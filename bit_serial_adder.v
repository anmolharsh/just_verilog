==> flow/design.v <==
`timescale 1ns / 1ps
module full_adder(a,b,cin,sum,cout);
    input a,b,cin;
    output sum,cout;
    wire w1,w2,w3;
    xor sum_bit(sum,a,b,cin);    
    and m1(w1,a,b);
    and m2(w2,a,cin);
    and m3(w3,cin,b);
    or m4(cout,w1,w2,w3);     
endmodule
module d_flip_flop(clk,d,q,clr);
input clk,d,clr;
output reg q;
always @(posedge clk)
begin
    if(clr == 1)
        q <= 0;
    else
        q <= d;
end
endmodule
module shift_register_8bit(clk,a,write,clr,out);
input [7:0] a;
input write,clr,clk;
output out;
wire [7:0] wo,wi;
assign wi[7] = write ? a[7] : a[7];
assign wi[6] = write ? a[6] : wo[7];
assign wi[5] = write ? a[5] : wo[6];   
assign wi[4] = write ? a[4] : wo[5];   
assign wi[3] = write ? a[3] : wo[4];   
assign wi[2] = write ? a[2] : wo[3];   
assign wi[1] = write ? a[1] : wo[2];
assign wi[0] = write ? a[0] : wo[1];
d_flip_flop d1(.clk(clk), .d(wi[7]),.q(wo[7]),.clr(clr));
d_flip_flop d2(.clk(clk), .d(wi[6]),.q(wo[6]),.clr(clr));
d_flip_flop d3(.clk(clk), .d(wi[5]),.q(wo[5]),.clr(clr));
d_flip_flop d4(.clk(clk), .d(wi[4]),.q(wo[4]),.clr(clr));
d_flip_flop d5(.clk(clk), .d(wi[3]),.q(wo[3]),.clr(clr));
d_flip_flop d6(.clk(clk), .d(wi[2]),.q(wo[2]),.clr(clr));
d_flip_flop d7(.clk(clk), .d(wi[1]),.q(wo[1]),.clr(clr));
d_flip_flop d8(.clk(clk), .d(wi[0]),.q(wo[0]),.clr(clr));
assign out = wo[0];
endmodule
module bit_serial_adder(
    a,b,clk,sum,clr,write,cout
    );
input [7:0] a,b;
input clk,clr,write;
output reg[7:0] sum;
output wire cout;
reg stop;
integer count = 0;
wire out1,out2,win,wout,sumbit;
assign cout = wout;
integer i;
shift_register_8bit m1(.clk(clk),.a(a[7:0]),.clr(clr),.write(write),.out(out1));     
shift_register_8bit m2(.clk(clk),.a(b[7:0]),.clr(clr),.write(write),.out(out2));     
full_adder f1(.a(out1),.b(out2),.cin(win),.cout(wout),.sum(sumbit));                 
d_flip_flop d1(.clk(clk),.q(win),.d(wout),.clr(clr));                                
always @(write)begin                         
    count = 0;
end
always @(posedge clk)
begin
    if(clr == 1)begin  
        sum <= 0;
        count <= 0;
    end
    else if(count < 8) begin 
        sum[count] <= sumbit;        
        count <= count + 1;          
    end
end
endmodule
## From RTL to reports: bit_serial_adder

Tool output for the design above, in the order of the flow.
Line numbers count from 1 in the design file above.
Cell names lack the library's common part.
A cell with - has no value.

| inputs | value |
|---|---|
| top | bit_serial_adder |
| clock port | clk |
| cell library | sky130hd |
| corner | tt_025C_1v80 |

## Word-level counts

Counts by Yosys on the flattened word-level netlist (proc, flatten, opt, wreduce; memories kept). Register bits leave out memories and registers merged into their read ports (data or address); mux counts leave out enables and synchronous resets folded into registers. Print and check cells are left out. Cells with the same type and inputs are merged into one.

| word-level totals | value |
|---|---|
| ROM bits | 0 |
| clocked read ports x word width | 0 |
| word-level cells | 40 |
| memories kept | 0 |
| register bits after elaboration | 25 |
| bits in latches | 0 |
| memory bits (writable) | 0 |

| cells by class | value |
|---|---|
| multiplexer cells | 14 |
| magnitude comparators | 0 |
| reductions and logical operators | 0 |
| equal/unequal tests | 0 |
| divide/modulo/power cells | 0 |
| add/subtract/negate cells | 0 |
| multiply operators | 0 |
| bitwise operators | 8 |
| shift-type cells | 0 |

Operators with widths:

| operator | number |
|---|---|
| 1-bit two-way mux | 14 |
| 8-bit by 1-bit bitwise OR with 8-bit output | 1 |
| 1-bit bitwise AND | 3 |
| 1-bit bitwise OR | 2 |
| 1-bit XOR | 2 |

## Logic depth

Yosys ltp: most cells in a row. Word level: on the elaborated netlist, between registers, memories and ports. Mapped: between sequential cells and ports; inverters and the memories' decode and read muxes count.

| logic depth | value |
|---|---|
| depth in word-level cells | 3 |
| ABC_AREA | 0 |
| depth in mapped cells | 4 |

## After synthesis

Source: synth_stat.txt of the flow (Yosys; design flattened, memories mapped). It holds for the ABC_AREA given above (unset counts as 0); a run with the other value may have another netlist.

| mapped netlist | value |
|---|---|
| cell count | 63 |
| cell area after synthesis | 695.7 um2 |
| mapped flip-flops | 18 |
| buffer cells | 11 |

Cells by type:

| cell type | number | total area (um2) |
|---|---|---|
| dfxtp_1 | 18 | 360.346 |
| mux2i_1 | 14 | 140.134 |
| buf_4 | 7 | 52.55 |
| nor2_1 | 14 | 52.55 |
| nor2b_1 | 4 | 25.024 |
| buf_12 | 1 | 20.019 |
| fa_1 | 1 | 20.019 |
| buf_6 | 1 | 11.261 |
| buf_2 | 2 | 10.01 |
| conb_1 | 1 | 3.754 |

By module: a second synthesis without flattening, with its own total; a netlist apart from the flattened one above.

| second synthesis, totals | value |
|---|---|
| cell total of the unflattened synthesis | 61 |
| area (unflattened synthesis) | 917.1 um2 |

Each row is one instance without its submodules.

By module:

| module | times used | area (um2) | cells |
|---|---|---|---|
| d_flip_flop | 17 | 33.8 | 2 |
| shift_register_8bit | 2 | 116.4 | 8 |
| bit_serial_adder | 1 | 90.1 | 10 |
| full_adder | 1 | 20.0 | 1 |

## Worst setup path after synthesis

OpenSTA on the mapped netlist: ideal clock, no wires. The path of least setup slack (recovery checks aside). Input and output delay are each 20% of the period. Register names are those of the netlist, which keeps one name where synthesis merged equal registers.

| path after synthesis | value |
|---|---|
| kind | flip-flop to flip-flop |
| start | register d1.q |
| end | register d1.q |
| library setup time | 0.116 ns |
| arrival | 0.913 ns |
| clock period | 1.07 ns |
| delay of the path | 1.029 ns |
| path buffers | 0 |
| launch time at the first pin | 0.000 ns |
| setup slack | 0.040 ns |
| stages | 3 |
| synthesis period reached | 1.03 ns |

"delay of the path" is the arrival time less input delay plus setup time.
"stages" counts driving pins, that of a launching flip-flop among them; a cell with two outputs on the path counts twice.
"synthesis period reached" = period - worst setup slack (recovery checks aside). The figure is calculated, with input and output delays left at 20% of the set period.
The rows between start and end are the longest chain of elaborated cells between them; the timing report does not say that the signal goes this way. Where chains are equally long, one stands for them.
A line is the first line of the expression or statement that the cell stems from. Yosys adds cells for indexed reads and writes and turns some case tables into memories.

| between the ends, after synthesis | value |
|---|---|
| cell sequence | dfxtp_1 -> fa_1 -> nor2b_1 |
| cells in the longest elaborated chain | 3 |

RTL lines, path after synthesis:

| item | RTL line | source |
|---|---|---|
| start: declaration | 14 | `output reg q;` |
| start: assignment | 18 | `q <= 0;` |
| start: assignment | 20 | `q <= d;` |
| 1-bit bitwise AND | 8 | `and m2(w2,a,cin);` |
| 1-bit bitwise OR (2 in a row) | 10 | `or m4(cout,w1,w2,w3);` |
| end: assignment | 18 |  |
| end: assignment | 20 |  |
| end: declaration | 14 |  |

## Worst path after layout

Path of least setup slack in the final report of record 1 (OpenROAD, finished layout, wires in). Where an end is a register, its clock arrival counts in the times.

| path after layout | value |
|---|---|
| kind | flip-flop to output port |
| start | register d1.q |
| end | output cout |
| output delay | 0.19 ns |
| arrival | 1.12 ns |
| clock period | 0.957 ns |
| path buffers | 1 |
| stages | 3 |
| launch time at the first pin | 0.28 ns |
| setup slack | -0.36 ns |

The rows between start and end are the longest chain of elaborated cells between them; the timing report does not say that the signal goes this way. Where chains are equally long, one stands for them.

| between the ends, after layout | value |
|---|---|
| cell sequence | dfxtp_2 -> fa_2 -> buf_6 |
| cells in the longest elaborated chain | 3 |

RTL lines, path after layout:

| item | RTL line | source |
|---|---|---|
| start: declaration | 14 | `output reg q;` |
| start: assignment | 18 | `q <= 0;` |
| start: assignment | 20 | `q <= d;` |
| 1-bit bitwise AND | 8 | `and m2(w2,a,cin);` |
| 1-bit bitwise OR (2 in a row) | 10 | `or m4(cout,w1,w2,w3);` |
| end: declaration | 52 | `output wire cout;` |

Appendix: measured runs

Record of 2 stored runs of the RTL-to-layout flow on bit_serial_adder, platform sky130hd. The runs are unordered. Constraints: input delay and output delay 20% of the set period each, output load 0.01 pF.
"period reached" = clock period - worst setup slack. The figure is calculated, with input and output delays left at 20% of the set period.
"critical setup path time" is the time allowed to the run's worst setup path (the clock period less input and output delay, where it has them) less its slack. Clock arrival times count: a late capture clock shortens it, a late launch clock lengthens it.
"overall power": no workload was simulated; the value follows from the tool's default switching activity.

#### Record 1

| setting | value |
|---|---|
| period_ns | `0.957` |
| CORE_UTILIZATION | `31` |
| PLACE_DENSITY_LB_ADDON | `0.02` |
| CORE_ASPECT_RATIO | `1.72` |
| CORE_MARGIN | `2` |
| CELL_PAD_IN_SITES_DETAIL_PLACEMENT | `1` |
| TNS_END_PERCENT | `15` |
| GPL_TIMING_DRIVEN | `0` |
| CTS_CLUSTER_SIZE | `87` |
| CTS_CLUSTER_DIAMETER | `265` |
| SLEW_MARGIN | `30` |
| MIN_ROUTING_LAYER | `met1` |
| CAP_MARGIN | `20` |

| result | value |
|---|---|
| sum of negative setup slack | -0.446 ns |
| final design utilization | 45.2 % |
| area of the synthesized netlist | 695.7 um2 |
| worst setup slack after layout | -0.355 ns |
| smallest hold slack | 0.191 ns |
| overall power | 1.378 mW |
| period reached | 1.312 ns |
| standard-cell area after routing | 958.4 um2 |
| critical setup path time | 1.12 ns |
| type of the worst setup path | flip-flop to output port |
| die area | 2652.9 um2 |

#### Record 2

| setting | value |
|---|---|
| period_ns | `2.02` |
| CORE_UTILIZATION | `54` |
| PLACE_DENSITY_LB_ADDON | `0.2` |
| CORE_ASPECT_RATIO | `0.78` |
| CELL_PAD_IN_SITES_GLOBAL_PLACEMENT | `3` |
| CELL_PAD_IN_SITES_DETAIL_PLACEMENT | `0` |
| CTS_CLUSTER_DIAMETER | `173` |
| CAP_MARGIN | `10` |
| SLEW_MARGIN | `10` |
| MAX_ROUTING_LAYER | `met5` |
| CORE_MARGIN | `2` |

Unfinished; error FLW-0024 in placement.
